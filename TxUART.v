==> flow/design.v <==
module TxUART (
    input wire Clk,
    input wire RstB,            
    input wire TxFfEmpty,
    input wire [7:0] TxFfRdData,
    output wire TxFfRdEn,
    output wire SerialDataOut
);
parameter [9:0] cbaudCnt = 10'd434;
parameter [3:0] cdataCnt = 4'd0;
parameter [1:0] stIdle   = 2'b00;
parameter [1:0] stRdReq  = 2'b01;
parameter [1:0] stWtData = 2'b10;
parameter [1:0] stWtEnd  = 2'b11;
reg  [1:0] rState;
reg  [1:0] rTxFfRdEn;
reg  [9:0] rSerialData;
reg  [9:0] rBaudCnt;
reg        rBaudEnd;
reg  [3:0] rDataCnt;
always @(posedge Clk) begin
    if (RstB == 1'b1) begin
        rBaudCnt <= cbaudCnt;
    end else if (rState == stWtEnd) begin
        if (rBaudCnt == 10'd1) begin
            rBaudCnt <= cbaudCnt;
        end else begin 
            rBaudCnt <= rBaudCnt - 10'd1;
        end
    end
end
always @(posedge Clk) begin
    if (RstB == 1'b1) begin
        rBaudEnd <= 1'b0;
    end else begin
        rBaudEnd <= (rBaudCnt == 10'd1);
    end
end
always @(posedge Clk) begin
    if (RstB == 1'b1) begin
        rDataCnt <= cdataCnt;
    end else if (rTxFfRdEn[1] == 1'b1) begin
        rDataCnt <= cdataCnt;
    end else if (rBaudEnd == 1'b1 && rDataCnt != 4'd9) begin
        rDataCnt <= rDataCnt + 4'd1;
    end
end
always @(posedge Clk) begin
    if (RstB == 1'b1) begin
        rSerialData <= 10'b1111111111;
    end else if (rTxFfRdEn[1] == 1'b1) begin
        rSerialData[9]   <= 1'b1;
        rSerialData[8:1] <= TxFfRdData[7:0];
        rSerialData[0]   <= 1'b0;
    end else if (rBaudEnd == 1'b1) begin
        rSerialData <= {1'b1, rSerialData[9:1]};
    end
end
always @(posedge Clk) begin
    if (RstB == 1'b1) begin
        rState <= stIdle;
    end else begin
        case (rState)
            stIdle: begin
                if (TxFfEmpty == 1'b0) begin
                    rState <= stRdReq;
                end else begin 
                    rState <= stIdle;
                end
            end
            stRdReq: begin
                rState <= stWtData;
            end
            stWtData: begin
                if (rTxFfRdEn[1] == 1'b1) begin
                    rState <= stWtEnd;
                end else begin 
                    rState <= stWtData;
                end
            end
            stWtEnd: begin
                if (rDataCnt == 4'd9 && rBaudEnd == 1'b1) begin 
                    rState <= stIdle;
                end
                else begin 
                    rState <= stWtEnd;
                end
            end
            default: begin
                rState <= stIdle;
            end
        endcase
    end
end
always @(posedge Clk) begin
    if (RstB == 1'b1) begin
        rTxFfRdEn <= 2'b00;
    end else begin
        rTxFfRdEn[1] <= rTxFfRdEn[0];
        if (rState == stRdReq) begin 
            rTxFfRdEn[0] <= 1'b1;
        end else begin 
            rTxFfRdEn[0] <= 1'b0;
        end
    end
end
assign TxFfRdEn = rTxFfRdEn[0];
assign SerialDataOut = rSerialData[0];
endmodule
# ---- Tool chain data of TxUART
# What the tools print for TxUART, step after step.
# Lines are those of the file above, counted from 1.
# Cell names lack the library's common part.
# Not given: -
dict set report design {
  top_module {TxUART}
  clock {Clk}
  lib {sky130hd}
  pvt_corner {tt_025C_1v80}
}

# ---- After elaboration
# Counts by Yosys on the flattened word-level netlist (proc, flatten, opt, wreduce; memories kept). Register bits leave out memories and registers merged into their read ports (data or address). Print and check cells are left out. Cells with the same type and inputs are merged into one.
dict set report bits {
  rom_bits 0
  elab_cells 31
  latch_bits 0
  in_bits 11
  clocked_rd_ports_x_width 0
  n_memories 0
  ram_bits 0
  output_inout_bits 2
  ff_bits 28
}
dict set report classes {
  shift 0
  div_mod_pow 0
  equal 6
  mul 0
  n_addsub 2
  n_reduce_logical 5
  n_mux 10
  compare 0
  logic 0
}
# op count
set op_table {}
lappend op_table {{8-bit two-way mux} 2}
lappend op_table {{10-bit by 1-bit subtractor with 10-bit output with constant B} 1}
lappend op_table {{10-bit by 1-bit == test with 1-bit output with constant B} 1}
lappend op_table {{10-bit two-way mux} 1}
lappend op_table {{2-bit case mux with 4-bit select} 1}
lappend op_table {{1-bit two-way mux} 5}
lappend op_table {{2-bit == test with constant B} 2}
lappend op_table {{4-bit by 1-bit adder with 4-bit output with constant B} 1}
lappend op_table {{4-bit == test with constant B} 1}
lappend op_table {{4-bit inequality test with constant B} 1}
lappend op_table {{1-bit logical AND} 2}
lappend op_table {{2-bit by 1-bit == test with 1-bit output with constant B} 1}
lappend op_table {{2-bit logical NOT} 1}
lappend op_table {{2-bit nonzero test} 1}
lappend op_table {{2-bit OR reduction} 1}
lappend op_table {{2-bit two-way mux} 1}

# ---- Logic depth
# Longest topological path by Yosys (ltp), each cell counted once; first at word level (registers and memories cut), then after technology mapping (sequential cells cut; the memories' decode and read muxes count).
dict set report logic_depth {
  ltp_word 4
  abc_area 0
  mapped_depth 5
  mapped_depth_nobuf 5
}

# ---- Synthesis result
# Source: synth_stat.txt of the flow (Yosys; design flattened, memories mapped). It holds for the ABC_AREA given above (unset counts as 0); a run with the other value may have another netlist.
dict set report synth_totals {
  yosys_area_um2 1321.3
  sequential_area_um2 600.6
  ffs 30
  n_buf 7
  stdcells 133
}
# cell count area_total_um2
set types {}
lappend types {dfxtp_1 30 600.576}
lappend types {mux2i_1 8 80.077}
lappend types {mux2_2 7 78.826}
lappend types {ha_1 4 50.048}
lappend types {nand2b_1 8 50.048}
lappend types {xor2_1 5 43.792}
lappend types {or4_1 4 30.029}
lappend types {nor2_1 7 26.275}
lappend types {o21ai_0 5 25.024}
lappend types {nand2_1 6 22.522}
lappend types {a21oi_1 4 20.019}
lappend types {nand3_1 4 20.019}
lappend types {or4b_1 2 20.019}
lappend types {inv_1 5 18.768}
lappend types {nor2b_1 3 18.768}
lappend types {or3_1 3 18.768}
lappend types {clkbuf_1 4 15.014}
lappend types {o21bai_1 2 15.014}
# Other cell types: 19; their cells: 22.

# ---- Timing after synthesis
# Path of least setup slack by OpenSTA after synthesis, without wires, with an ideal clock, recovery checks aside; 20% of the period is set as input and as output delay. Where synthesis merged equal registers, the netlist keeps one of their names.
dict set report synth_timing {
  path_type {register -> register}
  start {register rState}
  end {register rBaudCnt[9]}
  launch_ns 0.000
  path_buffers 2
  stages 6
  t_required_ns 2.300
  tclk_ns 2.37
  path_slack_ns 0.689
  path_delay_ns 1.681
  setup_time_ns 0.070
  arrival_ns 1.611
  synth_period_reached_ns 1.681
}
# "path_delay_ns" is the arrival time less input delay plus setup time.
# "stages": output pins that drive a net of the path, with the launching flip-flop's if there is one; two outputs of one cell count as two.
# "synth_period_reached_ns" is the clock period less the worst setup slack; recovery checks do not enter. This is arithmetic on one report: input and output delays are still those of the set period (20% each).
# Where an end lacks its bit number, it is one bit of the signal, or one of the new flip-flops if synthesis recoded a state register.
# The rows between start and end are the longest chain of elaborated cells between them; the timing report does not say that the signal goes this way. Where chains are equally long, one stands for them.
# A line is the first line of the expression or statement that the cell stems from. Yosys adds cells for indexed reads and writes and turns some case tables into memories.
# At most two assigning lines are given for a register; there are more.
dict set report synth_between {
  cell_sequence {dfxtp_1 -> buf_4 -> or4b_1 -> buf_2 -> or4b_1 -> a21oi_1}
  elab_chain_cells 1
  cone_cells 1
  cone_classes {1 x eq/ne}
}
# element line
set synth_lines {}
lappend synth_lines {{from (decl)} 15} ;# reg  [1:0] rState;
lappend synth_lines {{from (assign)} 61} ;# rState <= stIdle;
lappend synth_lines {{from (assign)} 66} ;# rState <= stRdReq;
lappend synth_lines {{2-bit == test} 24} ;# end else if (rState == stWtEnd) begin
lappend synth_lines {{to (assign)} 23} ;# rBaudCnt <= cbaudCnt;
lappend synth_lines {{to (assign)} 26} ;# rBaudCnt <= cbaudCnt;
lappend synth_lines {{to (decl)} 18} ;# reg  [9:0] rBaudCnt;

# ---- Timing after layout
# From the final timing report of stored run 1: the path of least setup slack in the routed layout; clock arrival at registers is part of the times.
dict set report layout_timing {
  path_type {register -> register}
  start {register rBaudCnt[3]}
  end {register rBaudCnt[9]}
  setup_time_ns 0.07
  path_slack_ns -0.23
  tclk_ns 1.36
  path_buffers 0
  arrival_ns 1.80
  launch_ns 0.28
  stages 4
  t_required_ns 1.57
}
# The rows between start and end are the longest chain of elaborated cells between them; the timing report does not say that the signal goes this way. Where chains are equally long, one stands for them.
# At most two assigning lines are given for a register; there are more.
dict set report layout_between {
  cell_sequence {dfxtp_2 -> or4_4 -> or4b_1 -> a21oi_1}
  elab_chain_cells 2
  cone_cells 3
  cone_classes {1 x add/sub; 1 x eq/ne; 1 x mux}
}
# element line
set layout_lines {}
lappend layout_lines {{from (decl)} 18} ;# reg  [9:0] rBaudCnt;
lappend layout_lines {{from (assign)} 23} ;# rBaudCnt <= cbaudCnt;
lappend layout_lines {{from (assign)} 26} ;# rBaudCnt <= cbaudCnt;
lappend layout_lines {{10-bit by 1-bit subtractor with 10-bit output} 28} ;# rBaudCnt <= rBaudCnt - 10'd1;
lappend layout_lines {{10-bit two-way mux} 25} ;# if (rBaudCnt == 10'd1) begin
lappend layout_lines {{to (assign)} 23}
lappend layout_lines {{to (assign)} 26}
lappend layout_lines {{to (decl)} 18}

# Measured results for TxUART: 2 stored runs of the Yosys and OpenROAD flow on sky130hd. The settings differ; the order carries no meaning. The constraints put input and output delay at 20% of the set period each and load the outputs with 0.01 pF.
# "achieved_period_ns" is the run's clock period less its worst setup slack. It is reckoned from that one timing run; input and output delays stay at 20% of the period that was set.
# "design_power_w": no workload was simulated; the value follows from the tool's default switching activity.
run="stored run 1" settings period_ns=1.36 CORE_UTILIZATION=29 PLACE_DENSITY=0.86 TNS_END_PERCENT=75 GPL_ROUTABILITY_DRIVEN=0 CTS_CLUSTER_SIZE=71 CTS_CLUSTER_DIAMETER=367 MIN_ROUTING_LAYER="met2" CAP_MARGIN=20 CORE_MARGIN=2 SLEW_MARGIN=20
run="stored run 1" results post_synth_area_um2=1321.3 dieArea_um2=5112.2 final_stdcell_area_um2=1860.5 setup_ws_ns=-0.227 setupTns_ns=-0.503 design_power_w=0.001728 achieved_period_ns=1.587
run="stored run 2" settings period_ns=1.91 CAP_MARGIN=20 CORE_MARGIN=2 CORE_UTILIZATION=40 SLEW_MARGIN=20
run="stored run 2" results post_synth_area_um2=1321.3 dieArea_um2=3779.2 final_stdcell_area_um2=1555.2 setup_ws_ns=0.243 setupTns_ns=0.000 design_power_w=0.001085 achieved_period_ns=1.667
